==> flow/design.v <==
module Morse_IP
#( 
    parameter DOT_TIME = 25_000_000,  
    parameter WAIT_TIME = 50_000_000 
) (
    input clk,                 
    input reset_n, 
    input write,              
    input read,                 
    input [1:0] address,        
    input [31:0] writedata,     
    output reg [31:0] readdata,
	 input [7:0] inital,
	 input MODE,
    output reg [7:0] ascii_out,
    output reg dot_t,           
    output reg wait_t           
);
    reg [4:0] morse_code;        
    reg [2:0] length;
	 reg [1:0] signal;       
    reg [25:0] timer, dot_cnt, wait_cnt; 
    localparam IDLE = 2'b00, DETECT = 2'b01, RECORD = 2'b10;
    reg [1:0] state, next_state;
    always @(posedge clk or negedge reset_n) begin
        if (!reset_n) begin
            readdata = 32'b0;
        end else begin
            if (read) begin
                case (address)
                    2'd0: readdata = {31'b0, MODE};
                    2'd1: readdata = {27'b0, morse_code};
                    2'd2: readdata = {29'b0, length};
                    2'd3: readdata = {24'b0, ascii_out};
                    default: readdata = 32'b0;
                endcase
            end
            if (write) begin
                case (address)
                    2'd0: signal = writedata ;
                    default: ;
                endcase
            end
        end
    end
    always @(posedge clk or negedge reset_n) begin
        if (!reset_n) begin
            dot_t = 1'b0;
            wait_t = 1'b0;
            dot_cnt = 26'd0;
            wait_cnt = 26'd0;
        end else begin
            if (dot_cnt == DOT_TIME) begin
                dot_t = ~dot_t;
                dot_cnt = 26'b0;
            end else begin
                dot_cnt = dot_cnt + 1'b1;
            end
            if (wait_cnt == WAIT_TIME) begin
                wait_t = ~wait_t;
                wait_cnt = 26'd0;
            end else begin
                wait_cnt = wait_cnt + 1'b1;
            end
        end
    end
    always @(posedge clk, negedge signal[1]) begin
        if (!signal[1]) begin
            state = IDLE;
            morse_code = 5'b0;
            length = 3'b0;
            timer = 26'b0;
        end else 
		  if(!MODE) begin
		  		morse_code <= inital[4:0] ;
				length <= inital[7:5];
         end else begin
                case (state)
                    IDLE: begin
                        timer = 26'b0;
                        if (!signal[0]) begin 
									 length = length + 1'b1;
                            next_state = DETECT;
                        end else
									 next_state = IDLE;
                    end
                    DETECT: begin
                        if (!signal[0]) begin
                            timer = timer + 1'b1;
                        end else begin
                            if (timer < DOT_TIME) begin
                                morse_code = {morse_code[3:0], 1'b0};   
                            end else begin
                                morse_code = {morse_code[3:0], 1'b1};   
                            end
                            next_state = RECORD;
                        end
                    end
                    RECORD: begin
                        if (timer > WAIT_TIME) begin
                            next_state = IDLE;
                        end else  begin
                            timer = timer + 1'b1;
                        end
                    end
                endcase
                state = next_state;
            end 
    end
	always @(*) begin
		case (length)
			3'd1: begin
				case (morse_code[0])
					1'b0: ascii_out = 8'h45;     
					1'b1: ascii_out = 8'h54;     
				endcase
			end
			3'd2: begin
				case (morse_code[1:0])
					2'b00: ascii_out = 8'h49;    
					2'b01: ascii_out = 8'h41;    
					2'b10: ascii_out = 8'h4E;    
					2'b11: ascii_out = 8'h4D;    
				endcase
			end
			3'd3: begin
				case (morse_code[2:0])
					3'b000: ascii_out = 8'h53;   
					3'b001: ascii_out = 8'h55;   
					3'b010: ascii_out = 8'h52;   
					3'b011: ascii_out = 8'h57;   
					3'b100: ascii_out = 8'h44;   
					3'b101: ascii_out = 8'h4B;   
					3'b110: ascii_out = 8'h47;   
					3'b111: ascii_out = 8'h4F;   
				endcase
			end
			3'd4: begin
				case (morse_code[3:0])
					4'b0000: ascii_out = 8'h48;   
					4'b0001: ascii_out = 8'h56;   
					4'b0010: ascii_out = 8'h46;   
				   4'b0011: ascii_out = 8'h32;   
					4'b0100: ascii_out = 8'h4C;   
					4'b0101: ascii_out = 8'h5E;   
					4'b0110: ascii_out = 8'h50;   
					4'b0111: ascii_out = 8'h4A;   
					4'b1000: ascii_out = 8'h42;   
					4'b1001: ascii_out = 8'h58;   
					4'b1010: ascii_out = 8'h43;   
					4'b1011: ascii_out = 8'h59;   
					4'b1100: ascii_out = 8'h5A;   
					4'b1101: ascii_out = 8'h51;   
					4'b1110: ascii_out = 8'h2B;   
					4'b1111: ascii_out = 8'h2D;   
				endcase
			end
			3'd5: begin
			case (morse_code[4:0])
					5'b00000: ascii_out = 8'h35;   
					5'b00001: ascii_out = 8'h34;   
					5'b00010: ascii_out = 8'h2A;   
					5'b00011: ascii_out = 8'h33;   
					5'b01010: ascii_out = 8'h2E;   
					5'b01011: ascii_out = 8'h22;   
					5'b01110: ascii_out = 8'h3F;   
					5'b01111: ascii_out = 8'h31;   
					5'b10000: ascii_out = 8'h36;   
					5'b10001: ascii_out = 8'h7E;   
					5'b11000: ascii_out = 8'h37;   
					5'b11001: ascii_out = 8'h27;   
					5'b11100: ascii_out = 8'h38;   
					5'b11101: ascii_out = 8'h2F;   
					5'b11110: ascii_out = 8'h39;   
					5'b11111: ascii_out = 8'h3A;   
					default: ascii_out = 8'h5F;    
				endcase
			end
			default: ascii_out = 8'h5F; 
		endcase
	end
endmodule 
# Reports on Morse_IP
# What the tools print for Morse_IP, step after step.
# Lines are those of the file above, counted from 1.
# Cell names lack the library's common part.
# A cell with n/a has no value.
[design]
design = "Morse_IP"
clock = "clk"
cell_library = "sky130hd"
pvt_corner = "tt_025C_1v80"

# Word-level counts
# Source: Yosys, flattened and elaborated, memories not mapped. Widths are those after wreduce. Registers that Yosys merges into a memory's read port (data or address) are not register bits. Print and check cells do not count. Equal cells are merged and count once.
# Memory sizes are those after Yosys's memory passes, which may raise the word count (mostly to a power of two), join words into wider ones and drop unused or constant bits.
[bits]
elab_cells = 73
input_bits = 47
clocked_rd_ports_x_width = 0
ram_bits = 0
romBits = 376
ff_bits = 126
memories = 3
latch_bits = 0
output_inout_bits = 42
[mem_list]
columns = ["memory", "size", "word_bits", "read_ports", "write_ports", "line", "text"]
rows = [
  ["(no name shown)", 32, 7, 1, 0, 159, "case (morse_code[4:0])"],
  ["(no name shown)", 16, 7, 1, 0, 139, "case (morse_code[3:0])"],
  ["(no name shown)", 8, 5, 1, 0, 127, "case (morse_code[2:0])"],
]
[classes]
cmp = 2
n_logic = 3
div = 0
shifts = 0
n_addsub = 4
n_reduce_logical = 9
mux = 20
mul = 0
n_eq = 21
[op_table]
columns = ["operator", "count"]
rows = [
  ["parallel mux 32 bit (select 4 bit)", 1],
  ["2-to-1 mux 26 bit", 4],
  ["adder 26 x 1 -> 26 bit with constant B", 3],
  ["parallel mux 26 bit (select 3 bit)", 1],
  ["parallel mux 8 bit (select 5 bit)", 1],
  ["parallel mux 8 bit (select 4 bit)", 1],
  ["< comparator 26 x 25 -> 1 bit with constant B", 1],
  ["== test 26 x 25 -> 1 bit with constant B", 1],
  ["greater-than comparator 26 bit with constant B", 1],
  ["== test 26 bit with constant B", 1],
  ["parallel mux 8 bit (select 2 bit)", 1],
  ["2-to-1 mux 5 bit", 3],
  ["== test 2 bit with constant B", 5],
  ["2-to-1 mux 3 bit", 3],
  ["== test 2 x 1 -> 1 bit with constant B", 3],
  ["!= test 2 x 1 -> 1 bit with constant B", 3],
  ["!= test 2 bit with constant B", 3],
  ["zero test 2 bit", 3],
  ["AND reduction 2 bit", 3],
  ["== test 3 x 2 -> 1 bit with constant B", 2],
  ["== test 3 bit with constant B", 2],
  ["parallel mux 2 bit (select 3 bit)", 1],
  ["AND reduction 4 bit", 1],
  ["2-to-1 mux 2 bit", 2],
  ["inverter 1 bit", 3],
  ["adder 3 x 1 -> 3 bit with constant B", 1],
  ["== test 3 x 1 -> 1 bit with constant B", 1],
  ["AND reduction 3 bit", 1],
]
# Other operator kinds: 2; their cells: 3.

# Logic depth
# Longest topological path by Yosys (ltp), each cell counted once; first at word level (registers and memories cut), then after technology mapping (sequential cells cut; the memories' decode and read muxes count).
[depth]
word_depth = 5
ABC_AREA = 0
depth_mapped = 9
depth_no_buf = 8

# Mapped cells and area
# Source: synth_stat.txt of the flow (Yosys; design flattened, memories mapped). It holds for the ABC_AREA given above (unset counts as 0); a run with the other value may have another netlist.
[by_type]
columns = ["cell", "count", "area_total_um2"]
rows = [
  ["dfrtp_1", 97, 2.43E+03],
  ["ha_1", 22, 275.264],
  ["nor2_1", 63, 236.477],
  ["o21ai_0", 45, 225.216],
  ["xnor2_1", 25, 218.96],
  ["nand2_1", 57, 213.955],
  ["buf_4", 27, 202.694],
  ["nand3_1", 38, 190.182],
  ["xor2_1", 19, 166.41],
  ["nand4_1", 23, 143.888],
  ["a21oi_1", 28, 140.134],
  ["mux2i_1", 13, 130.125],
  ["inv_1", 30, 112.608],
  ["o31ai_2", 8, 100.096],
  ["and4_1", 10, 87.584],
  ["o211ai_1", 11, 82.579],
  ["clkbuf_1", 17, 63.811],
  ["or3_1", 10, 62.56],
]
# Not listed: further types 57, cells in them 141.
[mapped]
seqArea_um2 = 2527.4
ffs = 101
buf_cells = 56
stdcells = 684
area_um2 = 6209.7

# Path before layout
# OpenSTA on the mapped netlist: ideal clock, no wires. The path of least setup slack (recovery checks aside). Input and output delay are each 20% of the period. Register names are those of the netlist, which keeps one name where synthesis merged equal registers.
[synth_path]
path_type = "reg-to-output"
start = "reg morse_code[1]"
end = "out ascii_out[0]"
path_stages = 9
delay_ps = 1968
out_delay_ps = 750
n_path_buf = 1
required_ps = 3000
launch_ps = 0
path_slack_ps = 1032
tclk_ps = 3750
t_arrival_ps = 1968
period_less_setup_slack_ps = 2718
# "delay_ps" is the arrival time less input delay plus setup time.
# A path that ends at an output port has no setup time.
# "path_stages" counts driving pins, that of a launching flip-flop among them; a cell with two outputs on the path counts twice.
# "period_less_setup_slack_ps" is the clock period less the worst setup slack; recovery checks do not enter. This is arithmetic on one report: input and output delays are still those of the set period (20% each).
# Between the ends stands the longest chain of elaborated cells between them, by number of cells; it is not shown to be the way that was timed. Of several equally long chains one is given.
# A line is the first line of the expression or statement that the cell stems from. Yosys adds cells for indexed reads and writes and turns some case tables into memories.
# A register here has more assigning lines than the two given.
[synth_via]
cell_sequence = "dfrtp_1 clkbuf_1 inv_1 ha_1 and3b_1 o21ai_0 o21a_1 a222oi_1 inv_1"
elab_chain_len = 3
cone_cells = 9
lines_between = 5
cone_classes = "eq/ne (3); mux (2); reduce/logical (1); memory (3)"
[synth_rtl]
columns = ["item", "line", "text"]
rows = [
  ["start: declaration", 19, "reg [4:0] morse_code;"],
  ["start: assignment", 75, "morse_code <= inital[4:0] ;"],
  ["start: assignment", 92, "morse_code = {morse_code[3:0], 1'b0};"],
  ["== test 2 bit", 119, "case (morse_code[1:0])"],
  ["parallel mux 8 bit (select 4 bit)", 119, ""],
  ["parallel mux 8 bit (select 5 bit)", 111, "case (length)"],
  ["end: declaration", 15, "output reg [7:0] ascii_out,"],
]

# Path in the finished layout
# From the final timing report of job 1: the path of least setup slack in the routed layout; clock arrival at registers is part of the times.
# The path's times are printed in steps of 10 ps; the period is the one set.
[layout_path]
path_type = "reg-to-output"
start = "reg morse_code[1]"
end = "out ascii_out[0]"
required_ps = 1920
n_path_buf = 1
t_arrival_ps = 2070
path_stages = 9
tclk_ps = 2400
path_slack_ps = -150
launch_ps = 350
out_delay_ps = 480
# Between the ends stands the longest chain of elaborated cells between them, by number of cells; it is not shown to be the way that was timed. Of several equally long chains one is given.
# A register here has more assigning lines than the two given.
[layout_via]
cell_sequence = "dfrtp_1 inv_2 ha_4 and3b_1 o21ai_2 o21a_1 a222oi_1 inv_1 buf_2"
elab_chain_len = 3
cone_cells = 9
lines_between = 5
cone_classes = "eq/ne (3); mux (2); reduce/logical (1); memory (3)"
[layout_rtl]
columns = ["item", "line", "text"]
rows = [
  ["start: declaration", 19, "reg [4:0] morse_code;"],
  ["start: assignment", 75, "morse_code <= inital[4:0] ;"],
  ["start: assignment", 92, "morse_code = {morse_code[3:0], 1'b0};"],
  ["== test 2 bit", 119, "case (morse_code[1:0])"],
  ["parallel mux 8 bit (select 4 bit)", 119, ""],
  ["parallel mux 8 bit (select 5 bit)", 111, "case (length)"],
  ["end: declaration", 15, "output reg [7:0] ascii_out,"],
]

# Measured data: module Morse_IP, platform sky130hd, 2 stored runs of the flow under differing settings, order arbitrary. Input and output delays are each 20% of the period that was set; the output load is 0.01 pF.
# "achievedPeriod_ps" means the clock period less the worst setup slack. The figure is calculated, with input and output delays left at 20% of the set period.
# "worst_path_ps" is the time allowed to the run's worst setup path (the clock period less input and output delay, where it has them) less its slack. Clock arrival times count: a late capture clock shortens it, a late launch clock lengthens it.
# "worst_path_ps" is given in steps of 10 ps.

[[run]]
name = "job 1"
[run.settings]
period_ns = 2.4
CORE_UTILIZATION = 43
PLACE_DENSITY = 0.68
CORE_MARGIN = 4
CELL_PAD_IN_SITES_GLOBAL_PLACEMENT = 1
ABC_AREA = 0
GPL_TIMING_DRIVEN = 1
CTS_CLUSTER_DIAMETER = 148
SLEW_MARGIN = 30
MIN_ROUTING_LAYER = "met1"
CAP_MARGIN = 20
[run.results]
synthArea_um2 = 6209.7
finalUtil_pct = 53.2
timing.setup.ws_ps = -147
setupTns_ps = -309
worst_path_ps = 2070
worst_path_kind = "reg-to-output"
achievedPeriod_ps = 2547
die_area_um2 = 16427.5

[[run]]
name = "job 2"
[run.settings]
period_ns = 2.27
CORE_UTILIZATION = 28
SETUP_SLACK_MARGIN = 0.59
PLACE_DENSITY = 0.63
ABC_AREA = 0
GPL_TIMING_DRIVEN = 0
CTS_CLUSTER_SIZE = 72
CTS_CLUSTER_DIAMETER = 386
CAP_MARGIN = 20
CORE_MARGIN = 2
SLEW_MARGIN = 20
[run.results]
synthArea_um2 = 6209.7
finalUtil_pct = 44.1
timing.setup.ws_ps = -535
setupTns_ps = -3550
worst_path_ps = 2800
worst_path_kind = "reg-to-reg"
achievedPeriod_ps = 2805
die_area_um2 = 23384.5
